==> flow/design.v <==
`timescale 1ns / 1ps
module RegisterFile(
input wire[1:0] RS,
input wire [1:0] RT,
input wire [1:0] RD,
input wire [15:0] WriteData,
output wire [15:0] ReadRS,
output wire [15:0] ReadRT,
input wire RegWrite,
input wire Clock
);
reg[15:0] Registers[3:0];    
integer i;
initial
begin
    for(i = 0; i < 4; i = i + 1)begin
       Registers[i] = 16'd0; 
       end
end
always @ (posedge Clock)
begin
if(RegWrite) Registers[RD] <= WriteData;  
end
assign ReadRS = Registers[RS];
assign ReadRT = Registers[RT];
endmodule
## Step by step through the tools: RegisterFile

The steps from the RTL of RegisterFile to its reports follow in flow order.
Line numbers count from 1 in the design file above.
Cell names lack the library's common part.
Not given: n/a

| set-up | value |
|---|---|
| top | RegisterFile |
| clock input | Clock |
| cell library | sky130hd |
| corner | tt_025C_1v80 |

## After elaboration

Yosys after proc, flatten, opt, wreduce and memory -nomap, before mapping. Enables and synchronous resets that opt folds into registers are not counted as muxes. Memory bits, and registers merged into a memory's read port (data or address), are not among the register bits. Print and check cells are not counted. Equal cells are merged and count once.
Yosys's memory passes give these memory sizes; they may raise the number of words (mostly to a power of two), join words into wider ones and drop unused or constant bits.

| storage and ports | value |
|---|---|
| register bits after elaboration | 0 |
| RAM bits | 64 |
| memory cells | 1 |
| input bits | 24 |

| cells by class | value |
|---|---|
| multiplexer cells | 3 |

Memories:

| name | words | width | rd ports | wr ports | RTL line | source |
|---|---|---|---|---|---|---|
| Registers | 4 | 16 | 2 | 1 | 12 | `reg[15:0] Registers[3:0];` |

Operators by type and width:

| cell | number |
|---|---|
| 16-bit 2-to-1 mux | 1 |
| 2-bit 2-to-1 mux | 1 |
| 1-bit 2-to-1 mux | 1 |

## Depth

Depth = most cells in a row (Yosys ltp): at word level without a register or memory, in the mapped netlist without a sequential cell, where the memories' decode and read muxes count.

| logic depth | value |
|---|---|
| word-level depth | 1 |
| ABC_AREA | 0 |
| gate-level depth with buffers | 3 |

## Mapped cells and area

The flow's flattened synthesis, as Yosys stat reports it; memories are mapped. The netlist is that of the ABC_AREA named above (0 if unset); the other value can give another one.

Cell types:

| cell | number | total area (um^2) |
|---|---|---|
| edfxtp_1 | 64 | 1.92E+03 |
| mux4_2 | 20 | 450.432 |
| mux4_1 | 12 | 315.302 |
| buf_12 | 2 | 40.038 |
| buf_6 | 2 | 22.522 |
| buf_2 | 4 | 20.019 |
| and3b_1 | 2 | 17.517 |
| nor3b_1 | 1 | 7.507 |
| and3_1 | 1 | 6.256 |

| mapped netlist | value |
|---|---|
| standard cells after synthesis | 108 |
| cell area after synthesis | 2801.4 um^2 |
| sequential area | 1921.8 um^2 |
| flip-flops | 64 |
| buffer cells | 8 |

## Path before layout

OpenSTA on the mapped netlist: ideal clock, no wires. The path of least setup slack (recovery checks aside). Input and output delay are each 20% of the period. Register names are those of the netlist, which keeps one name where synthesis merged equal registers.

| timing path post-synthesis | value |
|---|---|
| kind | input to register |
| start point | input port RD[0] |
| end point | memory Registers[0][0] |
| clock period | 2.1 ns |
| input delay | 0.420 ns |
| library setup time | 0.413 ns |
| arrival | 1.673 ns |
| path slack | 0.014 ns |
| path delay | 1.666 ns |
| stages on the path | 1 |
| period reached after synthesis | 2.086 ns |

"path delay" = arrival - input delay + setup time.
"stages on the path" counts driving pins, that of a launching flip-flop among them; a cell with two outputs on the path counts twice.
"period reached after synthesis" = period - worst setup slack (recovery checks aside). The figure is calculated, with input and output delays left at 20% of the set period.
Between the ends stands the longest chain of elaborated cells between them, by number of cells; it is not shown to be the way that was timed. Of several equally long chains one is given.
A line is the first line of the expression or statement that the cell stems from. Yosys adds cells for indexed reads and writes and turns some case tables into memories.

| between the ends, post-synthesis | value |
|---|---|
| path through | nor3b_1 |
| length of the longest elaborated chain | 1 |

Ends and longest elaborated chain, post-synthesis:

| item | RTL line | source |
|---|---|---|
| start: declaration | 5 | `input wire [1:0] RD,` |
| 2-bit 2-to-1 mux | 22 | `if(RegWrite) Registers[RD] <= WriteData;` |
| end: declaration | 12 | `reg[15:0] Registers[3:0];` |

## Timing after layout

Path of least setup slack in the final report of stored run 1 (OpenROAD, finished layout, wires in). Where an end is a register, its clock arrival counts in the times.

| timing path post-layout | value |
|---|---|
| kind | register to output |
| start point | memory Registers[3][10] |
| end point | output port ReadRS[10] |
| clock period | 1.79 ns |
| arrival | 1.39 ns |
| path slack | 0.04 ns |
| stages on the path | 3 |

Between the ends stands the longest chain of elaborated cells between them, by number of cells; it is not shown to be the way that was timed. Of several equally long chains one is given.
The chain passes a memory read, where the word-level depth is cut; so it can be longer than that depth.

| between the ends, post-layout | value |
|---|---|
| path through | edfxtp_1 > mux4_2 > buf_6 |
| length of the longest elaborated chain | 1 |

Ends and longest elaborated chain, post-layout:

| item | RTL line | source |
|---|---|---|
| start: declaration | 12 | `reg[15:0] Registers[3:0];` |
| memory read 4 x 16 bit | 12 |  |
| end: declaration | 7 | `output wire [15:0] ReadRS,` |

Lab notebook: RegisterFile

Top module RegisterFile; platform sky130hd; tools Yosys and OpenROAD; 2 stored runs in no particular order. Input and output delays are each 20% of the period that was set; the output load is 0.01 pF.
By "period achieved" is meant the clock period of the run minus its worst setup slack. This is arithmetic on one report: input and output delays are still those of the set period (20% each).
By "critical path time" is meant the share of the clock period that the worst setup path is allowed (20% is reserved at inputs, 20% at outputs), minus its slack. Clock arrival times at its registers enter into it.
"power consumption" is the tool's figure for a default switching activity; nothing was simulated.

## Stored run 1

==> flow/run.sh <==
#!/bin/bash
# the make line also repeats the synthesis and layout settings of config.mk as NAME=value (left out here)
make -C /OpenROAD-flow-scripts/flow DESIGN_CONFIG=/design/flow/config.mk WORK_HOME=/design/flow/orfs CLKGATE_MAP_FILE= finish
==> flow/config.mk <==
export PLATFORM = sky130hd
export DESIGN_NAME = RegisterFile
export DESIGN_NICKNAME = RegisterFile
export VERILOG_FILES = /design/flow/design.v
export SDC_FILE = /design/flow/constraint.sdc
export NUM_CORES = 4
export LEC_CHECK = 0
export CAP_MARGIN = 15
export CORE_ASPECT_RATIO = 0.76
export CORE_MARGIN = 5
export CORE_UTILIZATION = 43
export CTS_CLUSTER_SIZE = 53
export GPL_TIMING_DRIVEN = 1
export MAX_ROUTING_LAYER = met4
export PLACE_DENSITY_LB_ADDON = 0.14
export SETUP_SLACK_MARGIN = 0.08
export SLEW_MARGIN = 20
==> flow/constraint.sdc <==
create_clock -name core_clock -period 1.79 [get_ports {Clock}]
set_input_delay 0.3580 -clock core_clock [delete_from_list [all_inputs] [get_ports {Clock}]]
set_output_delay 0.3580 -clock core_clock [all_outputs]
set_load 0.01 [all_outputs]

| result of stored run 1 | value |
|---|---|
| critical path time | 1.39 ns |
| worst setup path type | register to output |
| mapped cell area after synthesis | 2801.4 um^2 |
| post-layout utilization | 0.612 |
| setup total negative slack | 0.000 ns |
| setup slack of the worst path | 0.039 ns |
| worst hold slack in the final report | 0.650 ns |
| standard-cell area after layout | 3846.2 um^2 |
| die area | 8244.2 um^2 |
| period achieved | 1.751 ns |
| power consumption | 3410 uW |

## Stored run 2

==> flow/run.sh <==
#!/bin/bash
# the make line also repeats the synthesis and layout settings of config.mk as NAME=value (left out here)
make -C /OpenROAD-flow-scripts/flow DESIGN_CONFIG=/design/flow/config.mk WORK_HOME=/design/flow/orfs CLKGATE_MAP_FILE= finish
==> flow/config.mk <==
export PLATFORM = sky130hd
export DESIGN_NAME = RegisterFile
export DESIGN_NICKNAME = RegisterFile
export VERILOG_FILES = /design/flow/design.v
export SDC_FILE = /design/flow/constraint.sdc
export NUM_CORES = 4
export LEC_CHECK = 0
export CAP_MARGIN = 20
export CORE_MARGIN = 2
export CORE_UTILIZATION = 40
export SETUP_SLACK_MARGIN = -0.13
export SLEW_MARGIN = 20
==> flow/constraint.sdc <==
create_clock -name core_clock -period 2.37 [get_ports {Clock}]
set_input_delay 0.4740 -clock core_clock [delete_from_list [all_inputs] [get_ports {Clock}]]
set_output_delay 0.4740 -clock core_clock [all_outputs]
set_load 0.01 [all_outputs]

| result of stored run 2 | value |
|---|---|
| critical path time | 1.53 ns |
| worst setup path type | input to output |
| mapped cell area after synthesis | 2801.4 um^2 |
| post-layout utilization | 0.567 |
| setup total negative slack | -0.876 ns |
| setup slack of the worst path | -0.107 ns |
| worst hold slack in the final report | 0.773 ns |
| standard-cell area after layout | 3849.9 um^2 |
| die area | 7688.7 um^2 |
| period achieved | 2.477 ns |
| power consumption | 2900 uW |
